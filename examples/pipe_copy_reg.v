==> flow/design.v <==
`default_nettype none
module pipe_copy_reg #(
	parameter DATA_WIDTH = 32,
	parameter STAGES = 2
) (
	input wire clock,
	(* X_INTERFACE_PARAMETER = "POLARITY ACTIVE_HIGH" *)
	input wire reset,
	input wire [DATA_WIDTH-1:0] s_pipe_tdata,
	input wire s_pipe_tvalid,
	output wire [DATA_WIDTH-1:0] m_pipe_tdata,
	output wire m_pipe_tvalid
);
initial
begin
if (STAGES < 0)
	$error("Invalid STAGES value");
end
generate
if (STAGES <= 0)
begin : gen_stages_0
	assign m_pipe_tvalid = s_pipe_tvalid;
	assign m_pipe_tdata = s_pipe_tdata;
	wire unused = &{1'b0, clock, reset};
end
else if (STAGES == 1)
begin : gen_stages_1
	reg valid_reg;
	reg [DATA_WIDTH-1:0] data_reg;
	assign m_pipe_tvalid = valid_reg;
	assign m_pipe_tdata = data_reg;
	always @(posedge clock)
	begin
		if (reset)
			valid_reg <= 1'b0;
		else
			valid_reg <= s_pipe_tvalid;
	end
	always @(posedge clock)
	begin
		data_reg <= s_pipe_tdata;
	end
end
else
begin : gen_stages_x
	reg [STAGES-1:0] valid_regs;
	reg [DATA_WIDTH-1:0] data_regs [0:STAGES-1];
	always @(posedge clock)
	begin
		if (reset)
			valid_regs <= 0;
		else
			valid_regs <= (valid_regs << 1) | {{STAGES-1{1'b0}},s_pipe_tvalid};
	end
	integer i;
	always @(posedge clock)
	begin
		for (i = 0; i < STAGES - 1; i = i + 1)
		begin
			data_regs[i + 1] <= data_regs[i];
		end
		data_regs[0] <= s_pipe_tdata;
	end
	assign m_pipe_tvalid = valid_regs[STAGES-1];
	assign m_pipe_tdata = data_regs[STAGES-1];
end
endgenerate
endmodule
`default_nettype wire
; Step by step through the tools: pipe_copy_reg
; The steps from the RTL of pipe_copy_reg to its reports follow in flow order.
; Lines are those of the file above, counted from 1.
; Operators carry their Yosys type and port widths (W data, S select, Z words).
; Cell names lack the library's common part.
; A cell with n/a has no value.
[setup]
design = pipe_copy_reg
clock_port = clock
lib = sky130hd
corner = tt_025C_1v80

; After elaboration
; Source: Yosys, flattened and elaborated. Widths are those after wreduce; folded enables and synchronous resets count as part of the registers. Registers that Yosys merges into a memory's read port (data or address) are not register bits. Print and check cells do not count. Equal cells are merged and count once.
[op_classes]
bitwise = 1
[ops]
columns = operator, n
row1 = $or A2 B1 Y2, 1
[bits]
out_inout_bits = 33
register_bits = 66
inputBits = 35
elab_cells = 4

; Logic depth
; Yosys ltp: most cells in a row. Word level: on the elaborated netlist, between registers, memories and ports. Mapped: between sequential cells and ports; inverters and the memories' decode and read muxes count.
[logic_depth]
ltp_word = 1
ABC_AREA = 0
depth_mapped = 1
mapped_depth_nobuf = 1

; Mapped cells and area
; The flow's flattened synthesis, as Yosys stat reports it; memories are mapped. The netlist is that of the ABC_AREA named above (0 if unset); the other value can give another one.
[synth_totals]
ffs = 66
n_buf = 0
mapped_area_um2 = 1333.8
cells = 68
seq_area_um2 = 1321.3
[types]
columns = cell, n, area_total_um2
row1 = dfxtp_1, 66, 1.32E+03
row2 = nor2b_1, 2, 12.512

; Timing after synthesis
; Path of least setup slack by OpenSTA after synthesis, without wires, with an ideal clock, recovery checks aside; 20% of the period is set as input and as output delay. Where synthesis merged equal registers, the netlist keeps one of their names.
[synth_path]
path_kind = register to register
startpoint = reg genblk1.gen_stages_x.valid_regs[0]
endpoint = reg genblk1.gen_stages_x.valid_regs[1]
launch_ns = 0.000
required_ns = 0.663
path_delay_ns = 0.490
path_slack_ns = 0.287
arrival_ns = 0.376
n_path_buf = 0
period_ns = 0.777
setup_time_ns = 0.114
driving_pins = 2
period_less_setup_slack_ns = 0.49
; "path_delay_ns" = arrival - input delay + setup time.
; "driving_pins": output pins that drive a net of the path, with the launching flip-flop's if there is one; two outputs of one cell count as two.
; "period_less_setup_slack_ns" = period - worst setup slack (recovery checks aside). The figure is calculated, with input and output delays left at 20% of the set period.
; The rows between start and end are the longest chain of elaborated cells between them; the timing report does not say that the signal goes this way. Where chains are equally long, one stands for them.
; A line is the first line of the expression or statement that the cell stems from. Yosys adds cells for indexed reads and writes and turns some case tables into memories.
[synth_via]
path_cell_list = dfxtp_1 > nor2b_1
elab_chain_len = 1
cone_cells = 1
lines_between = 1
classes_between = logic (1)
[synth_rtl]
columns = element, line
row1 = "start, declared", 46  ; reg [STAGES-1:0] valid_regs;
row2 = "start, assigned", 51  ; valid_regs <= 0;
row3 = "start, assigned", 53  ; valid_regs <= (valid_regs << 1) | {{STAGES-1{1'b0}},s_pipe_tvalid};
row4 = $or A2 B1 Y2, 53
row5 = "end, assigned", 51
row6 = "end, assigned", 53
row7 = "end, declared", 46

; Timing after layout
; Path of least setup slack in the final report of run 1 (OpenROAD, finished layout, wires in). Where an end is a register, its clock arrival counts in the times.
[layout_path]
path_kind = register to output
startpoint = reg genblk1.gen_stages_x.data_regs[1][9]
endpoint = out m_pipe_tdata[9]
out_delay_ns = 0.07
arrival_ns = 0.82
required_ns = 0.28
n_path_buf = 1
driving_pins = 2
launch_ns = 0.38
path_slack_ns = -0.53
period_ns = 0.356
[layout_via]
path_cell_list = dfxtp_2 > buf_6
elab_chain_len = 0
cone_cells = 0
lines_between = 0
[layout_rtl]
columns = element, line
row1 = "start, declared", 47  ; reg [DATA_WIDTH-1:0] data_regs [0:STAGES-1];
row2 = "start, assigned", 60  ; data_regs[i + 1] <= data_regs[i];
row3 = "end, declared", 11  ; output wire [DATA_WIDTH-1:0] m_pipe_tdata,

; Measured data: module pipe_copy_reg, platform sky130hd, 2 stored runs of the flow under differing settings, order arbitrary. Input and output delays are each 20% of the period that was set; the output load is 0.01 pF.
; "achieved_period_ns" = clock period - worst setup slack. The figure is calculated, with input and output delays left at 20% of the set period.
; By "power_total_uw" is meant OpenSTA's value without simulated activity: inputs other than the clock are taken to toggle once in ten clock periods, and the tool carries that through the logic.

[run 1: settings]
period_ns = 0.356
CAP_MARGIN = 20
CORE_MARGIN = 2
CORE_UTILIZATION = 40
SLEW_MARGIN = 20
[run 1: results]
design_die_area_um2 = 3812.4
achieved_period_ns = 0.890
holdWs_ns = 0.128
ys_area_um2 = 1333.8
power_total_uw = 12504
post_route_util_frac = 0.724
setup_ws_ns = -0.534

[run 2: settings]
period_ns = 0.378
CORE_UTILIZATION = 42
PLACE_DENSITY_LB_ADDON = 0.06
CORE_ASPECT_RATIO = 1.45
ABC_AREA = 0
CTS_CLUSTER_DIAMETER = 257
CAP_MARGIN = 5
SLEW_MARGIN = 40
CORE_MARGIN = 2
[run 2: results]
ys_area_um2 = 1333.8
setup_ws_ns = -0.454
post_route_util_frac = 0.751
achieved_period_ns = 0.832
power_total_uw = 12863
design_die_area_um2 = 3650.2
holdWs_ns = 0.070
