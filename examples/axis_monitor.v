==> flow/design.v <==
`default_nettype none
module axis_monitor #(
	parameter DATA_WIDTH = 16,
	parameter COUNTER_WIDTH = 32
) (
	(* X_INTERFACE_PARAMETER = "ASSOCIATED_BUSIF s:m" *)
	input wire clock,
	(* X_INTERFACE_PARAMETER = "POLARITY ACTIVE_HIGH" *)
	input wire reset,
	input wire [DATA_WIDTH-1:0] s_tdata,
	input wire s_tvalid,
	output wire s_tready,
	output wire [DATA_WIDTH-1:0] m_tdata,
	output wire m_tvalid,
	input wire m_tready,
	output reg [COUNTER_WIDTH-1:0] counter_dout,
	input wire counter_dset,
	output reg [DATA_WIDTH-1:0] sample_dout,
	input wire [DATA_WIDTH-1:0] sample_din,
	input wire sample_dset
);
assign s_tready = m_tready;
assign m_tdata = s_tdata;
assign m_tvalid = s_tvalid;
always @(posedge clock)
begin
	if (reset || counter_dset)
		counter_dout <= 0;
	else if (s_tvalid && s_tready)
		counter_dout <= counter_dout + 1;
end
always @(posedge clock)
begin
	if (reset)
		sample_dout <= 0;
	else if (sample_dset)
		sample_dout <= sample_din;
	else if (s_tvalid && s_tready)
		sample_dout <= s_tdata;
end
endmodule
`default_nettype wire
### Tool chain data of axis_monitor

The steps from the RTL of axis_monitor to its reports follow in flow order.
Lines are those of the file above, counted from 1.
Operators carry their Yosys type and port widths (W data, S select, Z words).
Library cell names are shortened.
The mark -- stands for no value.

| inputs | value |
|---|---|
| top module | axis_monitor |
| clock input | clock |
| library | sky130hd |
| corner | tt_025C_1v80 |

### After elaboration

Counts by Yosys on the flattened word-level netlist (proc, flatten, opt, wreduce; memories kept). Register bits leave out memories and registers merged into their read ports (data or address). Print and check cells are left out. Cells with the same type and inputs are merged into one.

| storage and ports | value |
|---|---|
| flip-flop bits (word level) | 48 |
| output and inout port bits | 66 |

| cells by class | value |
|---|---|
| add/subtract/negate cells | 1 |
| mux-type cells | 2 |
| reduce/logical cells | 3 |

Operators by type and width:

| cell | number |
|---|---|
| $add A32 B1 Y32 const B | 1 |
| $mux W16 | 2 |
| $reduce_bool A2 Y1 | 1 |
| $logic_and A1 B1 Y1 | 1 |
| $logic_or A1 B1 Y1 | 1 |

### Depth

Yosys ltp: most cells in a row. Word level: on the elaborated netlist, between registers, memories and ports. Mapped: between sequential cells and ports; inverters and the memories' decode and read muxes count.

| depth | value |
|---|---|
| depth after elaboration | 3 |
| ABC_AREA | 0 |
| depth in mapped cells | 7 |

### After synthesis

Yosys stat after the flow's synthesis: flattened, memories mapped to cells. It holds for the ABC_AREA given above (unset counts as 0); a run with the other value may have another netlist.
Totals and module areas in this step are rounded.

| mapped netlist | value |
|---|---|
| standard cells after synthesis | 270 |
| chip area (Yosys) | 2440 sq um |
| area of sequential cells | 960.9 sq um |
| mapped flip-flops | 48 |
| buffer cells | 34 |

Cells by type:

| cell | number |
|---|---|
| dfxtp_1 | 48 |
| mux2_2 | 16 |
| mux2i_1 | 17 |
| buf_4 | 18 |
| nor2_1 | 28 |
| a21oi_1 | 20 |
| or4_1 | 12 |
| xor2_1 | 10 |
| o31ai_1 | 11 |
| nand2_1 | 16 |
| and4_1 | 6 |
| nand3_1 | 10 |
| nand4_1 | 8 |
| or3_1 | 8 |
| clkbuf_1 | 13 |
| o21ai_0 | 6 |
| nand4_2 | 2 |
| or4_4 | 2 |

Not listed: further types 12, cells in them 19.

### Path before layout

Source: OpenSTA report_checks on the synthesized netlist (no wires, ideal clock, input and output delay 20% of the period each), path of least setup slack; recovery checks are left aside. Register names are those of the netlist, which keeps one name where synthesis merged equal registers.

| timing after synthesis | value |
|---|---|
| path kind | reg-to-reg |
| from | reg counter_dout[0] |
| to | reg counter_dout[28] |
| period | 2.99 ns |
| library setup time | 0.070 ns |
| arrival | 1.878 ns |
| data required time | 2.920 ns |
| path slack | 1.041 ns |
| path delay | 1.948 ns |
| stages on the path | 7 |
| buffers on the path | 1 |
| period reached after synthesis | 1.949 ns |

"path delay" is the arrival time less input delay plus setup time.
"stages on the path": output pins that drive a net of the path, with the launching flip-flop's if there is one; two outputs of one cell count as two.
"period reached after synthesis" is the clock period less the worst setup slack; recovery checks do not enter. This is arithmetic on one report: input and output delays are still those of the set period (20% each).
Between the ends stands the longest chain of elaborated cells between them, by number of cells; it is not shown to be the way that was timed. Of several equally long chains one is given.
A line is the first line of the expression or statement that the cell stems from. Yosys adds cells for indexed reads and writes and turns some case tables into memories.

| on the way, after synthesis | value |
|---|---|
| path through | dfxtp_1 ha_1 nand4_1 or4_4 buf_6 or4_1 a21oi_1 |
| cells in the longest elaborated chain | 1 |
| elaborated cells between the ends (all ways) | 1 |
| classes of those cells | add/sub: 1 |

RTL lines, path after synthesis:

| what | line | RTL |
|---|---|---|
| start, declared | 16 | `output reg [COUNTER_WIDTH-1:0] counter_dout,` |
| start, assigned | 28 | `counter_dout <= 0;` |
| start, assigned | 30 | `counter_dout <= counter_dout + 1;` |
| $add A32 B1 Y32 | 30 |  |
| end, assigned | 28 |  |
| end, assigned | 30 |  |
| end, declared | 16 |  |

### Path in the finished layout

Path of least setup slack in the final report of job 1 (OpenROAD, finished layout, wires in). Where an end is a register, its clock arrival counts in the times.

| timing post-layout | value |
|---|---|
| path kind | input-to-output |
| from | in m_tready |
| to | out s_tready |
| period | 2.88 ns |
| external input delay | 0.58 ns |
| output delay | 0.58 ns |
| arrival | 1.73 ns |
| data required time | 2.30 ns |
| path slack | 0.57 ns |
| stages on the path | 2 |
| buffers on the path | 2 |

| on the way, post-layout | value |
|---|---|
| path through | clkdlybuf4s50_1 clkdlybuf4s50_1 |
| cells in the longest elaborated chain | 0 |
| elaborated cells between the ends (all ways) | 0 |

RTL lines, path post-layout:

| what | line | RTL |
|---|---|---|
| start, declared | 15 | `input wire m_tready,` |
| end, declared | 12 | `output wire s_tready,` |

Appendix: measured runs

Measured results for axis_monitor: 2 stored runs of the Yosys and OpenROAD flow on sky130hd. The settings differ; the order carries no meaning. The constraints put input and output delay at 20% of the set period each and load the outputs with 0.01 pF.
"period achieved" = clock period - worst setup slack. The figure is calculated, with input and output delays left at 20% of the set period.
By "time on the worst setup path" is meant the share of the clock period that the worst setup path is allowed (20% is reserved at inputs, 20% at outputs), minus its slack. Clock arrival times at its registers enter into it.
"power consumption": no workload was simulated; the value follows from the tool's default switching activity.
The results are shown rounded.

#### Job 1

| setting | value |
|---|---|
| period_ns | `2.88` |
| CAP_MARGIN | `20` |
| CORE_MARGIN | `2` |
| CORE_UTILIZATION | `40` |
| SLEW_MARGIN | `20` |

| result | value |
|---|---|
| standard-cell area after layout | 3501 sq um |
| full die area | 6740 sq um |
| total negative slack | 0.000 ns |
| utilization | 59.1 % |
| period achieved | 2.306 ns |
| final worst hold slack | 0.478 ns |
| worst setup slack after layout | 0.574 ns |
| time on the worst setup path | 1.15 ns |
| kind of the worst setup path | input-to-output |
| chip area in the Yosys report | 2440 sq um |
| power consumption | 0.001388 W |

#### Job 2

| setting | value |
|---|---|
| period_ns | `1.82` |
| CORE_UTILIZATION | `52` |
| SETUP_SLACK_MARGIN | `0.36` |
| PLACE_DENSITY | `0.85` |
| CELL_PAD_IN_SITES_GLOBAL_PLACEMENT | `3` |
| CELL_PAD_IN_SITES_DETAIL_PLACEMENT | `2` |
| ABC_AREA | `0` |
| GPL_TIMING_DRIVEN | `1` |
| GPL_ROUTABILITY_DRIVEN | `0` |
| CTS_CLUSTER_DIAMETER | `156` |
| CAP_MARGIN | `40` |
| MIN_ROUTING_LAYER | `met2` |
| CORE_MARGIN | `2` |
| SLEW_MARGIN | `20` |

Unfinished; error GPL-0301 in placement.
